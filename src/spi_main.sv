==> flow/design.v <==
`timescale 1ns / 1ps
module spi_main #(
    parameter DIV_FACTOR = 10,
    parameter DATA_WIDTH = 8,
    parameter CPOL       = 1,
    parameter CPHA       = 1
)(  
    input logic clk,
    input logic reset, 
    input logic [DATA_WIDTH-1:0] i_data_in_TX,
    input logic i_data_valid_TX,   
    output logic o_data_raedy_TX,  
    input logic i_MISO,
    output logic o_MOSI,
    output logic o_SCLK,
    output logic o_data_done,  
    output logic [DATA_WIDTH-1:0] o_data_out
    );
   logic [DATA_WIDTH-1:0] r_data;
   logic [16:0] counter_clks;
   logic w_CPOL = CPOL;
   logic w_CPHA = CPHA;
   logic r_SCLK;
   logic w_Rise_Edge;
   logic w_Fall_Edge;
   logic [4:0] count_TX_MOSI; 
   logic [4:0] count_RX_MISO; 
   logic r_SS;
   always @(posedge clk) begin
        if (reset) begin 
            counter_clks <= 0;
            r_SCLK <= w_CPOL;
            w_Fall_Edge <= 1'b0;
            w_Rise_Edge <= 1'b0;
        end
        else begin
            w_Fall_Edge <= 1'b0;
            w_Rise_Edge <= 1'b0;
            if (counter_clks == ((DIV_FACTOR/2)-1)) begin  
                w_Rise_Edge <= 1'b1;
                r_SCLK <= ~r_SCLK;
            end
            if (counter_clks == ((DIV_FACTOR)-1)) begin    
                counter_clks <= 0;   
                w_Fall_Edge <= 1'b1;
                r_SCLK <= ~r_SCLK;
            end
            else begin
                counter_clks <= counter_clks + 1;   
            end
        end
    end
    always @(posedge clk) begin
        if (reset) begin
            o_SCLK <= CPOL;
        end
        else begin
            o_SCLK <= r_SCLK;
        end
    end
    always @(posedge clk) begin
        if (reset) begin
            count_TX_MOSI <= 0;
            o_data_raedy_TX <= 0;
            o_MOSI <= 0;
        end
        else if ((w_Rise_Edge & CPHA) | (w_Fall_Edge & ~CPHA)) begin
            if (count_TX_MOSI < DATA_WIDTH) begin
            o_MOSI <= i_data_in_TX[count_TX_MOSI];
            count_TX_MOSI <= count_TX_MOSI + 1;
            o_data_raedy_TX <= 1;
            end
            else begin
                o_data_raedy_TX <= 0;   
                count_TX_MOSI <= 0;      
                o_MOSI <= 0;
            end
        end
    end
    always @(posedge clk) begin
        if (reset) begin
            count_RX_MISO <= 0;
            o_data_done <= 0;
            o_data_out <= 0;
        end 
        else if ((w_Rise_Edge & ~CPHA) | (w_Fall_Edge & CPHA)) begin
            if (count_RX_MISO < 10'd8) begin 
                o_data_out[count_RX_MISO] <= i_MISO;
                count_RX_MISO <= count_RX_MISO + 1;
                o_data_done <= 0;
            end
            else begin
                o_data_done <= 1;
                count_RX_MISO <= 0;
            end
       end
       else begin 
            o_data_done <= 0;
       end 
    end
endmodule
# --- Step by step through the tools: spi_main ---
# Tool output for the design above, in the order of the flow.
# Line numbers count from 1 in the design file above.
# Operators carry their Yosys type and port widths (W data, S select, Z words).
# Cell names lack the library's common part.
setup:
  design: "spi_main"
  clock: "clk"
  library: "sky130hd"
  lib_corner: "tt_025C_1v80"

# --- Elaborated design ---
# Counts by Yosys on the flattened word-level netlist (proc, flatten, opt, wreduce; memories kept). Register bits leave out memories and registers merged into their read ports (data or address). Print and check cells are left out. Cells with the same type and inputs are merged into one.
op_classes:
  div: 0
  n_addsub: 4
  mul: 0
  shift: 3
  compare: 2
  eq_ne: 2
  n_logic: 5
  reduce_logical: 4
  n_mux: 9
ops:
  columns: ["operator", "n"]
  rows:
  - ["$add A17 B1 Y17 const B", 1]
  - ["$eq A17 B3 Y1 const B", 1]
  - ["$eq A17 B4 Y1 const B", 1]
  - ["$add A5 B1 Y5 const B", 2]
  - ["$lt A5 B4 Y1 const B", 2]
  - ["$mux W5", 2]
  - ["$shift A1 B6 Y8", 1]
  - ["$shift A1 B6 Y8 const A", 1]
  - ["$shiftx A8 B5 Y1", 1]
  - ["$and A8 B8 Y8", 1]
  - ["$or A8 B8 Y8", 1]
  - ["$not A8 Y8", 1]
  - ["$mux W1", 7]
  - ["$neg A5 Y6", 1]
  - ["$reduce_or A2 Y1", 2]
  - ["$not A1 Y1", 2]
  - ["$reduce_and A2 Y1", 1]
  - ["$reduce_bool A2 Y1", 1]
bits:
  clocked_rd_ports_x_width: 0
  input_bits: 12
  mem_count: 0
  latchBits: 0
  ram_bits: 0
  romBits: 0
  regBits: 42
  word_cells: 40
  out_inout_bits: 12

# --- Depth ---
# Longest topological path by Yosys (ltp), each cell counted once; first at word level (registers and memories cut), then after technology mapping (sequential cells cut; the memories' decode and read muxes count).
depth:
  ltp_word: 5
  abc_area: 0
  ltp_mapped: 10
  depth_no_buf: 10

# --- Mapped cells and area ---
# The flow's flattened synthesis, as Yosys stat reports it; memories are mapped. The netlist is that of the ABC_AREA named above (0 if unset); the other value can give another one.
# Totals and module areas in this step are rounded.
by_type:
  columns: ["cell", "n", "type_area_um2"]
  rows:
  - ["dfxtp_1", 42, 840.806]
  - ["ha_1", 8, 100.096]
  - ["nor2_1", 25, 93.84]
  - ["xor2_1", 10, 87.584]
  - ["nand4_1", 11, 68.816]
  - ["o311ai_0", 7, 61.309]
  - ["a21oi_1", 11, 55.053]
  - ["nand2_1", 13, 48.797]
  - ["nand3_1", 9, 45.043]
  - ["o21ai_0", 9, 45.043]
  - ["nand2b_1", 7, 43.792]
  - ["nor3b_1", 5, 37.536]
  - ["xnor2_1", 4, 35.034]
  - ["inv_1", 9, 33.782]
  - ["mux2_2", 3, 33.782]
  - ["o31ai_1", 4, 30.029]
  - ["nor4_1", 4, 25.024]
  - ["clkbuf_1", 6, 22.522]
# Not listed: further types 27, cells in them 39.
synth_totals:
  ff_cells: 42
  sequential_area_um2: 840.8
  area_um2: 2024
  cells: 226
  n_buf: 11

# --- Timing after synthesis ---
# Path of least setup slack by OpenSTA after synthesis, without wires, with an ideal clock, recovery checks aside; 20% of the period is set as input and as output delay. Where synthesis merged equal registers, the netlist keeps one of their names.
synth_path:
  path_kind: "reg2reg"
  start: "register count_RX_MISO[0]"
  end: "register o_data_out[5]"
  arrival_time_ns: 2.262
  path_slack_ns: -0.066
  tclk_ns: 2.27
  n_path_buf: 0
  stages: 10
  path_delay_ns: 2.336
  launch_ns: 0.000
  t_required_ns: 2.196
  setup_ns: 0.074
  synth_period_reached_ns: 2.336
# "path_delay_ns" = arrival - input delay + setup time.
# "stages": output pins that drive a net of the path, with the launching flip-flop's if there is one; two outputs of one cell count as two.
# "synth_period_reached_ns" is the clock period less the worst setup slack; recovery checks do not enter. This is arithmetic on one report: input and output delays are still those of the set period (20% each).
# The rows between start and end are the longest chain of elaborated cells between them; the timing report does not say that the signal goes this way. Where chains are equally long, one stands for them.
# A line is the first line of the expression or statement that the cell stems from. Yosys adds cells for indexed reads and writes and turns some case tables into memories.
# At most two assigning lines are given for a register; there are more.
synth_via:
  path_cell_list: "dfxtp_1 inv_1 ha_1 nor2b_1 nor2b_1 xnor2_1 ha_1 nand3b_1 or3b_2 o21ai_0"
  elab_chain_cells: 5
  cone_cells: 8
  lines_between: 2
  classes_between: "1 x add/sub; 1 x compare; 2 x shift; 3 x logic; 1 x reduce/logical"
synth_rtl:
  columns: ["element", "line_no", "rtl"]
  rows:
  - ["from (decl)", 27, "logic [4:0] count_RX_MISO;"]
  - ["from (assign)", 82, "count_RX_MISO <= 0;"]
  - ["from (assign)", 89, "count_RX_MISO <= count_RX_MISO + 1;"]
  - ["$neg A5 Y6", 88, "o_data_out[count_RX_MISO] <= i_MISO;"]
  - ["$shift A1 B6 Y8", 88, null]
  - ["$not A8 Y8", 88, null]
  - ["$and A8 B8 Y8", 88, null]
  - ["$or A8 B8 Y8", 88, null]
  - ["to (assign)", 84, "o_data_out <= 0;"]
  - ["to (assign)", 88, null]
  - ["to (decl)", 17, "output logic [DATA_WIDTH-1:0] o_data_out"]

# --- Timing after layout ---
# From the final timing report of flow run A: the path of least setup slack in the routed layout; clock arrival at registers is part of the times.
layout_path:
  path_kind: "reg2reg"
  start: "register count_RX_MISO[0]"
  end: "register o_data_out[5]"
  path_slack_ns: 0.17
  n_path_buf: 0
  tclk_ns: 2.48
  stages: 10
  launch_ns: 0.29
  t_required_ns: 2.70
  setup_ns: 0.07
  arrival_time_ns: 2.53
# The rows between start and end are the longest chain of elaborated cells between them; the timing report does not say that the signal goes this way. Where chains are equally long, one stands for them.
# At most two assigning lines are given for a register; there are more.
layout_via:
  path_cell_list: "dfxtp_1 inv_1 ha_2 nor2b_1 nor2b_1 xnor2_1 ha_1 nand3b_1 or3b_2 o21ai_0"
  elab_chain_cells: 5
  cone_cells: 8
  lines_between: 2
  classes_between: "1 x add/sub; 1 x compare; 2 x shift; 3 x logic; 1 x reduce/logical"
layout_rtl:
  columns: ["element", "line_no", "rtl"]
  rows:
  - ["from (decl)", 27, "logic [4:0] count_RX_MISO;"]
  - ["from (assign)", 82, "count_RX_MISO <= 0;"]
  - ["from (assign)", 89, "count_RX_MISO <= count_RX_MISO + 1;"]
  - ["$neg A5 Y6", 88, "o_data_out[count_RX_MISO] <= i_MISO;"]
  - ["$shift A1 B6 Y8", 88, null]
  - ["$not A8 Y8", 88, null]
  - ["$and A8 B8 Y8", 88, null]
  - ["$or A8 B8 Y8", 88, null]
  - ["to (assign)", 84, "o_data_out <= 0;"]
  - ["to (assign)", 88, null]
  - ["to (decl)", 17, "output logic [DATA_WIDTH-1:0] o_data_out"]

spi_main through Yosys and OpenROAD on sky130hd: 2 stored runs, unordered, with their settings and measured results. The constraints put input and output delay at 20% of the set period each and load the outputs with 0.01 pF.
"achieved_clock_period_ns": clock period set for the run, less the worst setup slack. It is reckoned from that one timing run; input and output delays stay at 20% of the period that was set.
"worst_path_time_ns" = time allowed to the worst setup path (clock period - input delay - output delay, where it has them) - its slack; a late launch clock adds to it, a late capture clock takes from it.
"design_power_uw": no workload was simulated; the value follows from the tool's default switching activity.
Results are given in rounded form.

--- flow run A ---
==> flow/run.sh <==
#!/bin/bash
# the make line also repeats the synthesis and layout settings of config.mk as NAME=value (left out here)
make -C /OpenROAD-flow-scripts/flow DESIGN_CONFIG=/design/flow/config.mk WORK_HOME=/design/flow/orfs CLKGATE_MAP_FILE= finish
==> flow/config.mk <==
export PLATFORM = sky130hd
export DESIGN_NAME = spi_main
export DESIGN_NICKNAME = spi_main
export VERILOG_FILES = /design/flow/design.v
export SDC_FILE = /design/flow/constraint.sdc
export NUM_CORES = 4
export LEC_CHECK = 0
export CAP_MARGIN = 20
export CORE_MARGIN = 2
export CORE_UTILIZATION = 40
export SLEW_MARGIN = 20
==> flow/constraint.sdc <==
create_clock -name core_clock -period 2.48 [get_ports {clk}]
set_input_delay 0.4960 -clock core_clock [delete_from_list [all_inputs] [get_ports {clk}]]
set_output_delay 0.4960 -clock core_clock [all_outputs]
set_load 0.01 [all_outputs]

==> results, as YAML <==
results:
  timing.hold.ws_ns: 0.476
  design_power_uw: 1204
  achieved_clock_period_ns: 2.305
  ws_setup_ns: 0.175
  stdcell_area_um2: 2417
  timing.setup.tns_ns: 0.000
  layout_utilization_pct: 50.2
  worst_path_time_ns: 2.31
  timing.worst_path_kind: "reg2reg"
  die_footprint_um2: 5646
  synth_chip_area_um2: 2024

--- flow run B ---
==> flow/run.sh <==
#!/bin/bash
# the make line also repeats the synthesis and layout settings of config.mk as NAME=value (left out here)
make -C /OpenROAD-flow-scripts/flow DESIGN_CONFIG=/design/flow/config.mk WORK_HOME=/design/flow/orfs CLKGATE_MAP_FILE= finish
==> flow/config.mk <==
export PLATFORM = sky130hd
export DESIGN_NAME = spi_main
export DESIGN_NICKNAME = spi_main
export VERILOG_FILES = /design/flow/design.v
export SDC_FILE = /design/flow/constraint.sdc
export NUM_CORES = 4
export LEC_CHECK = 0
export CAP_MARGIN = 20
export CELL_PAD_IN_SITES_DETAIL_PLACEMENT = 2
export CELL_PAD_IN_SITES_GLOBAL_PLACEMENT = 0
export CORE_ASPECT_RATIO = 0.57
export CORE_MARGIN = 7
export CORE_UTILIZATION = 24
export CTS_CLUSTER_SIZE = 52
export GPL_TIMING_DRIVEN = 0
export HOLD_SLACK_MARGIN = 0.19
export PLACE_DENSITY = 0.48
export SETUP_SLACK_MARGIN = 0.67
export SLEW_MARGIN = 20
==> flow/constraint.sdc <==
create_clock -name core_clock -period 3.81 [get_ports {clk}]
set_input_delay 0.7620 -clock core_clock [delete_from_list [all_inputs] [get_ports {clk}]]
set_output_delay 0.7620 -clock core_clock [all_outputs]
set_load 0.01 [all_outputs]

==> results, as YAML <==
results:
  design_power_uw: 929.8
  die_footprint_um2: 11310
  achieved_clock_period_ns: 2.733
  stdcell_area_um2: 2520
  timing.hold.ws_ns: 0.466
  worst_path_time_ns: 2.73
  timing.worst_path_kind: "reg2reg"
  synth_chip_area_um2: 2024
  ws_setup_ns: 1.077
  layout_utilization_pct: 30.6
  timing.setup.tns_ns: 0.000
